==> flow/design.v <==
module bus(
        input	wire	clk			    ,
        input	wire	RSTn		    ,
        input	wire[23:0]master_data   ,
        input	wire	master_valid    ,
        output	wire	bus_ready	    ,
        input	wire	slave_ready     ,
        output	wire	bus_valid       ,
        output	wire[23:0] bus_data
    );
    reg  [23:0] DATA_BUFFER;
    reg buffer_full;
    reg slave_ready_d1;
    always @(posedge clk or negedge RSTn) begin
        if (!RSTn) begin
            slave_ready_d1 <= 1'd0;
        end
        else begin
            slave_ready_d1 <= slave_ready;
        end
    end
    always @ (posedge clk or negedge RSTn) begin
        if (!RSTn) begin
            DATA_BUFFER <= 24'd0;
        end
        else if (master_valid && bus_ready && (!slave_ready) && (!buffer_full)) begin
            DATA_BUFFER <= master_data;
        end
        else begin
            DATA_BUFFER <= DATA_BUFFER;
        end
    end
    always @(posedge clk or negedge RSTn) begin
        if (!RSTn)
            buffer_full <= 1'd0;
        else if (master_valid && (!slave_ready) && (!buffer_full))
            buffer_full <= 1'd1;
        else if (slave_ready == 1'd1)
            buffer_full <= 1'd0;
    end
    assign bus_ready = (!buffer_full) || slave_ready_d1;
    assign bus_valid = buffer_full || master_valid;
    assign bus_data = buffer_full ? DATA_BUFFER : master_data;
endmodule
# From RTL to reports: bus
# The steps from the RTL of bus to its reports follow in flow order.
# Lines are those of the file above, counted from 1.
# Cell names lack the library's common part.
inputs:
  top: "bus"
  clk_port: "clk"
  library: "sky130hd"
  pvt_corner: "tt_025C_1v80"

# Elaborated design
# Yosys after proc, flatten, opt, wreduce and memory -nomap, before mapping. Memory bits, and registers merged into a memory's read port (data or address), are not among the register bits. Print and check cells are not counted. Equal cells are merged and count once.
op_classes:
  n_mux: 3
  reduce_logical: 10
op_table:
  columns: ["operator", "count"]
  rows:
  - ["24-bit two-way mux", 1]
  - ["1-bit logical AND", 5]
  - ["1-bit logical OR", 2]
  - ["1-bit logical NOT", 2]
  - ["2-bit nonzero test", 1]
  - ["1-bit two-way mux", 2]
word_totals:
  out_inout_bits: 26
  register_bits: 26
  input_bits: 28
  elab_cells: 16

# Logic depth
# Depth = most cells in a row (Yosys ltp): at word level without a register or memory, in the mapped netlist without a sequential cell, where the memories' decode and read muxes count.
logic_depth:
  ltp_word: 5
  abc_area: 0
  mapped_depth: 4
  ltp_nobuf: 2

# Synthesis result
# Yosys stat after the flow's synthesis: flattened, memories mapped to cells. It holds for the ABC_AREA given above (unset counts as 0); a run with the other value may have another netlist.
# The area totals of this step are shown rounded.
by_type:
  columns: ["cell", "count", "type_area_um2"]
  rows:
  - ["dfrtp_1", 26, 650.624]
  - ["mux2_2", 46, 517.997]
  - ["buf_6", 3, 33.782]
  - ["mux2_1", 2, 22.522]
  - ["nor3b_4", 1, 18.768]
  - ["buf_2", 2, 10.01]
  - ["nand2b_1", 1, 6.256]
  - ["nor2b_1", 1, 6.256]
  - ["or2_2", 1, 6.256]
mapped:
  buffers: 5
  stdcells: 83
  synth_area_um2: 1272
  ff_cells: 26
  sequential_area_um2: 650.6

# Worst setup path after synthesis
# Path of least setup slack by OpenSTA after synthesis, without wires, with an ideal clock, recovery checks aside; 20% of the period is set as input and as output delay. Where synthesis merged equal registers, the netlist keeps one of their names.
synth_timing:
  path_kind: "register to register"
  start: "register buffer_full"
  end: "register DATA_BUFFER[0]"
  required_time_ns: 1.315
  path_buffers: 2
  setup_ns: 0.125
  t_arrival_ns: 1.305
  delay_ns: 1.430
  launch_ns: 0.000
  path_stages: 5
  setup_slack_ns: 0.010
  tclk_ns: 1.44
  period_less_setup_slack_ns: 1.43
# "delay_ns" = arrival - input delay + setup time.
# "path_stages" counts driving pins, that of a launching flip-flop among them; a cell with two outputs on the path counts twice.
# "period_less_setup_slack_ns" = period - worst setup slack (recovery checks aside). The figure is calculated, with input and output delays left at 20% of the set period.
# Between the ends stands the longest chain of elaborated cells between them, by number of cells; it is not shown to be the way that was timed. Of several equally long chains one is given.
# Each line given opens the expression or statement behind the cell; cells for indexed reads and writes are added by Yosys, which also makes memories of some case tables.
# At most two assigning lines are given for a register; there are more.
synth_between:
  cell_sequence: "dfrtp_1 buf_6 nor3b_4 buf_6 mux2_2"
  elab_chain_len: 5
  cone_cells: 5
  classes_between: "5 x reduce/logical"
synth_lines:
  columns: ["element", "line", "rtl"]
  rows:
  - ["from (decl)", 12, "reg buffer_full;"]
  - ["from (assign)", 35, "buffer_full <= 1'd0;"]
  - ["from (assign)", 37, "buffer_full <= 1'd1;"]
  - ["1-bit logical NOT", 41, "assign bus_ready = (!buffer_full) || slave_ready_d1;"]
  - ["1-bit logical OR", 41, null]
  - ["1-bit logical AND x3", 26, "else if (master_valid && bus_ready && (!slave_ready) && (!buffer_full)) begin"]
  - ["to (assign)", 24, "DATA_BUFFER <= 24'd0;"]
  - ["to (assign)", 27, "DATA_BUFFER <= master_data;"]
  - ["to (decl)", 11, "reg  [23:0] DATA_BUFFER;"]

# Path in the finished layout
# Path of least setup slack in the final report of stored run 2 (OpenROAD, finished layout, wires in). Where an end is a register, its clock arrival counts in the times.
layout_timing:
  path_kind: "register to output"
  start: "register buffer_full"
  end: "output port bus_data[5]"
  out_delay_ns: 0.46
  required_time_ns: 1.86
  launch_ns: 0.32
  path_stages: 4
  path_buffers: 2
  t_arrival_ns: 1.75
  tclk_ns: 2.32
  setup_slack_ns: 0.10
# Between the ends stands the longest chain of elaborated cells between them, by number of cells; it is not shown to be the way that was timed. Of several equally long chains one is given.
# At most two assigning lines are given for a register; there are more.
layout_between:
  cell_sequence: "dfrtp_1 buf_6 mux2_2 clkdlybuf4s50_1"
  elab_chain_len: 1
  cone_cells: 1
  lines_between: 1
  classes_between: "1 x mux"
layout_lines:
  columns: ["element", "line", "rtl"]
  rows:
  - ["from (decl)", 12, "reg buffer_full;"]
  - ["from (assign)", 35, "buffer_full <= 1'd0;"]
  - ["from (assign)", 37, "buffer_full <= 1'd1;"]
  - ["24-bit two-way mux", 43, "assign bus_data = buffer_full ? DATA_BUFFER : master_data;"]
  - ["to (decl)", 9, "output wire[23:0] bus_data"]

Lab notebook: bus

Settings and measured results of 2 stored flow runs for module bus (sky130hd), not sorted in any way. The constraints put input and output delay at 20% of the set period each and load the outputs with 0.01 pF.
"period_less_ws_ns" means the clock period less the worst setup slack. The figure is calculated, with input and output delays left at 20% of the set period.
"worst_path_allowed_less_slack_ns" = time allowed to the worst setup path (clock period - input delay - output delay, where it has them) - its slack; a late launch clock adds to it, a late capture clock takes from it.
By "totalPower_uw" is meant OpenSTA's value without simulated activity: inputs other than the clock are taken to toggle once in ten clock periods, and the tool carries that through the logic.
Measured values are rounded.

--- stored run 1 ---
==> flow/run.sh <==
#!/bin/bash
# the make line also repeats the synthesis and layout settings of config.mk as NAME=value (left out here)
make -C /OpenROAD-flow-scripts/flow DESIGN_CONFIG=/design/flow/config.mk WORK_HOME=/design/flow/orfs CLKGATE_MAP_FILE= finish
==> flow/config.mk <==
export PLATFORM = sky130hd
export DESIGN_NAME = bus
export DESIGN_NICKNAME = bus
export VERILOG_FILES = /design/flow/design.v
export SDC_FILE = /design/flow/constraint.sdc
export NUM_CORES = 4
export LEC_CHECK = 0
export ABC_AREA = 1
export CAP_MARGIN = 20
export CELL_PAD_IN_SITES_GLOBAL_PLACEMENT = 2
export CORE_ASPECT_RATIO = 0.8
export CORE_MARGIN = 2
export CORE_UTILIZATION = 44
export CTS_CLUSTER_DIAMETER = 46
export PLACE_DENSITY_LB_ADDON = 0.13
export SETUP_SLACK_MARGIN = 0.32
export SLEW_MARGIN = 20
==> flow/constraint.sdc <==
create_clock -name core_clock -period 1.13 [get_ports {clk}]
set_input_delay 0.2260 -clock core_clock [delete_from_list [all_inputs] [get_ports {clk}]]
set_output_delay 0.2260 -clock core_clock [all_outputs]
set_load 0.01 [all_outputs]

==> results, as YAML <==
outcome: "did not finish, placement stopped with FLW-0024"

--- stored run 2 ---
==> flow/run.sh <==
#!/bin/bash
# the make line also repeats the synthesis and layout settings of config.mk as NAME=value (left out here)
make -C /OpenROAD-flow-scripts/flow DESIGN_CONFIG=/design/flow/config.mk WORK_HOME=/design/flow/orfs CLKGATE_MAP_FILE= finish
==> flow/config.mk <==
export PLATFORM = sky130hd
export DESIGN_NAME = bus
export DESIGN_NICKNAME = bus
export VERILOG_FILES = /design/flow/design.v
export SDC_FILE = /design/flow/constraint.sdc
export NUM_CORES = 4
export LEC_CHECK = 0
export CAP_MARGIN = 20
export CORE_MARGIN = 2
export CORE_UTILIZATION = 40
export SLEW_MARGIN = 20
==> flow/constraint.sdc <==
create_clock -name core_clock -period 2.32 [get_ports {clk}]
set_input_delay 0.4640 -clock core_clock [delete_from_list [all_inputs] [get_ports {clk}]]
set_output_delay 0.4640 -clock core_clock [all_outputs]
set_load 0.01 [all_outputs]

==> results, as YAML <==
results:
  final_setup_ws_ns: 0.104
  finalCellArea_um2: 1878
  fin_tns_ns: 0.000
  yosys_chip_area_um2: 1272
  design.die.area_um2: 3648
  totalPower_uw: 1137
  fin_util_frac: 0.62
  worst_path_allowed_less_slack_ns: 1.75
  worstPathKind: "register to output"
  period_less_ws_ns: 2.216
